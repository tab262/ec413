==> flow/design.v <==
module DFF(D,      
           Q,      
			  Write,  
			  Reset,  
			  Clk);   
	input D;
	input Write;
	input Reset;
	input Clk;
	output Q;
	reg data;
	assign Q= data;
	always @ (posedge Clk)
	if (Reset) begin
		data <= 1'b0;
	end  else begin
		if(Write)
			data <= D; 
	end
endmodule
`timescale 1ns / 1ps
module ID2(
		input WriteData,    
      output[31:0] ReadData1,    
      output[31:0] ReadData2,    
      input[4:0] ReadSelect1,  
      input[4:0] ReadSelect2,  
      input WriteSelect,  
      input WriteEnable,  
      input Reset,        
      input Clk
		);        
	 nbit_register_file	RF	(WriteData,ReadData1,ReadData2,ReadSelect1,ReadSelect2,WriteSelect,WriteEnable,Reset,Clk);
endmodule
module nbit_demux(DeMuxIn,    
                  DeMuxOut,   
						DeMuxSel);  
parameter SELECT_WIDTH = 3;
input  DeMuxIn;
input  [SELECT_WIDTH-1:0] DeMuxSel;
output [2 ** SELECT_WIDTH-1:0] DeMuxOut;
wire [2 ** SELECT_WIDTH-1:0] select;
generate
	genvar i;  
	assign select[2 ** SELECT_WIDTH-1:0] = 2 ** DeMuxSel[SELECT_WIDTH-1:0];
	for(i= 0;i< 2 ** SELECT_WIDTH;i= i+1)
	begin:demux_loop
		assign DeMuxOut[i] = DeMuxIn & select[i];
	end	
endgenerate
endmodule
module nbit_mux(MuxIn,    
                MuxOut,   
					 MuxSel);  
parameter SELECT_WIDTH = 1;
input  [2 ** SELECT_WIDTH-1:0] MuxIn;
input  [SELECT_WIDTH-1:0] MuxSel;
output MuxOut;
assign MuxOut = MuxIn[MuxSel];
endmodule
module nbit_register_file(WriteData,    
                          ReadData1,    
                          ReadData2,    
                          ReadSelect1,  
                          ReadSelect2,  
                          WriteSelect,  
                          WriteEnable,  
                          Reset,        
                          Clk);         
parameter REG_SELECT_WIDTH = 5;
parameter DATA_WIDTH = 32;
input [DATA_WIDTH-1:0]       WriteData;
input [REG_SELECT_WIDTH-1:0] ReadSelect1;
input [REG_SELECT_WIDTH-1:0] ReadSelect2;
input [REG_SELECT_WIDTH-1:0] WriteSelect;
input WriteEnable;
input Reset;
input Clk;
output [DATA_WIDTH-1:0] ReadData1;
output [DATA_WIDTH-1:0] ReadData2;
wire [2 ** REG_SELECT_WIDTH-1:0] w_reg_to_outmux [DATA_WIDTH-1:0];
wire [2 ** REG_SELECT_WIDTH-1:0] w_write_select;
generate
	genvar k;  
	for(k= 0;k< DATA_WIDTH;k= k+1)
	begin:mux_loop
		nbit_mux #(REG_SELECT_WIDTH) nbitmuxes1 (w_reg_to_outmux[k], ReadData1[k], ReadSelect1);
		nbit_mux #(REG_SELECT_WIDTH) nbitmuxes2 (w_reg_to_outmux[k], ReadData2[k], ReadSelect2);
	end
endgenerate
nbit_demux #(REG_SELECT_WIDTH) writeselect (WriteEnable, w_write_select, WriteSelect);
generate
	genvar i,j;  
	for(i= 0;i< DATA_WIDTH;i= i+1)
	begin:reg_loop1
		 for(j= 0;j< 2 ** REG_SELECT_WIDTH;j= j+1)
		 begin:reg_loop2
			 DFF DFFS (WriteData[i],w_reg_to_outmux[i][j],w_write_select[j],Reset,Clk);
		 end
	end
endgenerate
endmodule
# Reports on ID2
# Tool output for the design above, in the order of the flow.
# Lines are those of the file above, counted from 1.
# Library cell names are shortened.
# A cell with - has no value.
[design] design="ID2" clock="Clk" cell_library="sky130hd" pvt_corner="tt_025C_1v80"

# Word-level counts
# Source: Yosys, flattened and elaborated. Widths are those after wreduce; folded enables and synchronous resets count as part of the registers. Registers that Yosys merges into a memory's read port (data or address) are not register bits. Print and check cells do not count. Equal cells are merged and count once.
[op_classes] shift=5 bitwise=32
[op_table] operator="32-bit by 5-bit variable part select with 1-bit output" n=2
[op_table] operator="32-bit by 5-bit variable part select with 1-bit output with constant A" n=2
[op_table] operator="1-bit bitwise AND" n=32
[op_table] operator="2-bit by 1-bit left shift with 32-bit output with constant A" n=1
[bits] register_bits=32 input_bits=15 out_inout_bits=64 elab_cells=69

# Longest topological paths
# Longest topological path by Yosys (ltp), each cell counted once; first at word level (registers and memories cut), then after technology mapping (sequential cells cut; the memories' decode and read muxes count).
[logic_depth] word_depth=2 ABC_AREA=1 ltp_mapped=5 ltp_nobuf=4

# Netlist
# Yosys stat after the flow's synthesis: flattened, memories mapped to cells. It holds for the ABC_AREA given above (unset counts as 0); a run with the other value may have another netlist.
[mapped] stdcells=91 yosys_area_um2=625.6 seq_area_um2=40.0 ff_cells=2 n_buf=64
[by_type] type="buf_4" n=64 area_total_um2=480.461
[by_type] type="dfxtp_1" n=2 area_total_um2=40.038
[by_type] type="nand2_1" n=7 area_total_um2=26.275
[by_type] type="nor2_1" n=7 area_total_um2=26.275
[by_type] type="inv_1" n=4 area_total_um2=15.014
[by_type] type="nand3_1" n=2 area_total_um2=10.01
[by_type] type="o21ai_1" n=2 area_total_um2=10.01
[by_type] type="a21oi_2" n=1 area_total_um2=8.758
[by_type] type="a21oi_1" n=1 area_total_um2=5.005
[by_type] type="conb_1" n=1 area_total_um2=3.754

# Path before layout
# Path of least setup slack by OpenSTA after synthesis, without wires, with an ideal clock, recovery checks aside; 20% of the period is set as input and as output delay. Where synthesis merged equal registers, the netlist keeps one of their names.
[synth_timing] path_type="input to output" start="input ReadSelect1[1]" end="output ReadData1[0]" period_ns=1.62 input_delay_ns=0.324 out_delay_ns=0.324 t_first_pin_ns=0.324 t_arrival_ns=0.657 required_ns=1.296 slack_ns=0.639 path_delay_ns=0.333 driving_pins=4 path_buffers=1 synth_period_reached_ns=0.981
# "path_delay_ns" = arrival - input delay + setup time.
# A path that ends at an output port has no setup time.
# "driving_pins": output pins that drive a net of the path, with the launching flip-flop's if there is one; two outputs of one cell count as two.
# "synth_period_reached_ns" is the clock period less the worst setup slack; recovery checks do not enter. This is arithmetic on one report: input and output delays are still those of the set period (20% each).
# Between the ends stands the longest chain of elaborated cells between them, by number of cells; it is not shown to be the way that was timed. Of several equally long chains one is given.
# A line is the first line of the expression or statement that the cell stems from. Yosys adds cells for indexed reads and writes and turns some case tables into memories.
[synth_between] path_cell_list="nor2_1 > nand2_1 > nor2_1 > buf_4" elab_chain_len=1 cells_between=1 lines_between=1 classes_between="shift: 1"
[synth_lines] item="start: declaration" line_no=26 rtl="input[4:0] ReadSelect1,"
[synth_lines] item="32-bit by 5-bit variable part select with 1-bit output" line_no=59 rtl="assign MuxOut = MuxIn[MuxSel];"
[synth_lines] item="end: declaration" line_no=24 rtl="output[31:0] ReadData1,"
# Nets of the timed path that keep an RTL name, with a line that drives or declares them; the list need not be complete.
[synth_named_nets] net="RF.mux_loop[0].nbitmuxes1.MuxOut" line_no=59

# Path in the finished layout
# From the final timing report of flow run A: the path of least setup slack in the routed layout; clock arrival at registers is part of the times.
[layout_timing] path_type="register to output" start="register RF.reg_loop1[0].reg_loop2[1].DFFS.data" end="output ReadData2[0]" period_ns=1.14 out_delay_ns=0.23 t_first_pin_ns=0.21 t_arrival_ns=0.89 required_ns=0.91 slack_ns=0.02 driving_pins=6 path_buffers=1
# Between the ends stands the longest chain of elaborated cells between them, by number of cells; it is not shown to be the way that was timed. Of several equally long chains one is given.
[layout_between] path_cell_list="dfxtp_2 > inv_2 > nand2_1 > o21ai_1 > nor2_1 > buf_6" elab_chain_len=1 cells_between=1 lines_between=1 classes_between="shift: 1"
[layout_lines] item="start: declaration" line_no=11 rtl="reg data;"
[layout_lines] item="start: assignment" line_no=15 rtl="data <= 1'b0;"
[layout_lines] item="start: assignment" line_no=18 rtl="data <= D;"
[layout_lines] item="32-bit by 5-bit variable part select with 1-bit output" line_no=59 rtl="assign MuxOut = MuxIn[MuxSel];"
[layout_lines] item="end: declaration" line_no=25 rtl="output[31:0] ReadData2,"
# Nets of the timed path that keep an RTL name, with a line that drives or declares them; the list need not be complete.
[layout_named_nets] net="RF.mux_loop[0].nbitmuxes2.MuxOut" line_no=59

Lab notebook: ID2

2 stored runs of ID2 in the flow (synthesis by Yosys, layout by OpenROAD, sky130hd cells), in arbitrary order. Constraints: input delay and output delay 20% of the set period each, output load 0.01 pF.
"period_less_ws_ns" = clock period - worst setup slack. The figure is calculated, with input and output delays left at 20% of the set period.

[flow] flow run A: files
==> flow/run.sh <==
#!/bin/bash
# the make line also repeats the synthesis and layout settings of config.mk as NAME=value (left out here)
make -C /OpenROAD-flow-scripts/flow DESIGN_CONFIG=/design/flow/config.mk WORK_HOME=/design/flow/orfs CLKGATE_MAP_FILE= finish
==> flow/config.mk <==
export PLATFORM = sky130hd
export DESIGN_NAME = ID2
export DESIGN_NICKNAME = ID2
export VERILOG_FILES = /design/flow/design.v
export SDC_FILE = /design/flow/constraint.sdc
export NUM_CORES = 4
export LEC_CHECK = 0
export ABC_AREA = 1
export CAP_MARGIN = 20
export CORE_ASPECT_RATIO = 0.61
export CORE_MARGIN = 10
export CORE_UTILIZATION = 15
export CTS_CLUSTER_DIAMETER = 40
export CTS_CLUSTER_SIZE = 65
export GPL_ROUTABILITY_DRIVEN = 1
export GPL_TIMING_DRIVEN = 0
export MIN_ROUTING_LAYER = met1
export PLACE_DENSITY = 0.42
export SETUP_SLACK_MARGIN = 0.05
export SLEW_MARGIN = 20
export TNS_END_PERCENT = 45
==> flow/constraint.sdc <==
create_clock -name core_clock -period 1.14 [get_ports {Clk}]
set_input_delay 0.2280 -clock core_clock [delete_from_list [all_inputs] [get_ports {Clk}]]
set_output_delay 0.2280 -clock core_clock [all_outputs]
set_load 0.01 [all_outputs]

[flow] flow run A: metrics
[metrics] finalCellArea_um2 = 1103.6
[metrics] post_synth_area_um2 = 625.6
[metrics] period_less_ws_ns = 1.116
[metrics] die_footprint_um2 = 7233.1
[metrics] worst_setup_slack_ns = 0.024
[metrics] hold_ws_ns = 0.520

[flow] flow run B: files
==> flow/run.sh <==
#!/bin/bash
# the make line also repeats the synthesis and layout settings of config.mk as NAME=value (left out here)
make -C /OpenROAD-flow-scripts/flow DESIGN_CONFIG=/design/flow/config.mk WORK_HOME=/design/flow/orfs CLKGATE_MAP_FILE= finish
==> flow/config.mk <==
export PLATFORM = sky130hd
export DESIGN_NAME = ID2
export DESIGN_NICKNAME = ID2
export VERILOG_FILES = /design/flow/design.v
export SDC_FILE = /design/flow/constraint.sdc
export NUM_CORES = 4
export LEC_CHECK = 0
export CAP_MARGIN = 20
export CELL_PAD_IN_SITES_DETAIL_PLACEMENT = 0
export CELL_PAD_IN_SITES_GLOBAL_PLACEMENT = 0
export CORE_MARGIN = 2
export CORE_UTILIZATION = 70
export GPL_TIMING_DRIVEN = 1
export HOLD_SLACK_MARGIN = 0.16
export PLACE_DENSITY = 0.38
export SETUP_SLACK_MARGIN = 0.13
export SLEW_MARGIN = 20
export TNS_END_PERCENT = 100
==> flow/constraint.sdc <==
create_clock -name core_clock -period 1.22 [get_ports {Clk}]
set_input_delay 0.2440 -clock core_clock [delete_from_list [all_inputs] [get_ports {Clk}]]
set_output_delay 0.2440 -clock core_clock [all_outputs]
set_load 0.01 [all_outputs]

[flow] flow run B: incomplete, floorplanning halted on PDN-0185
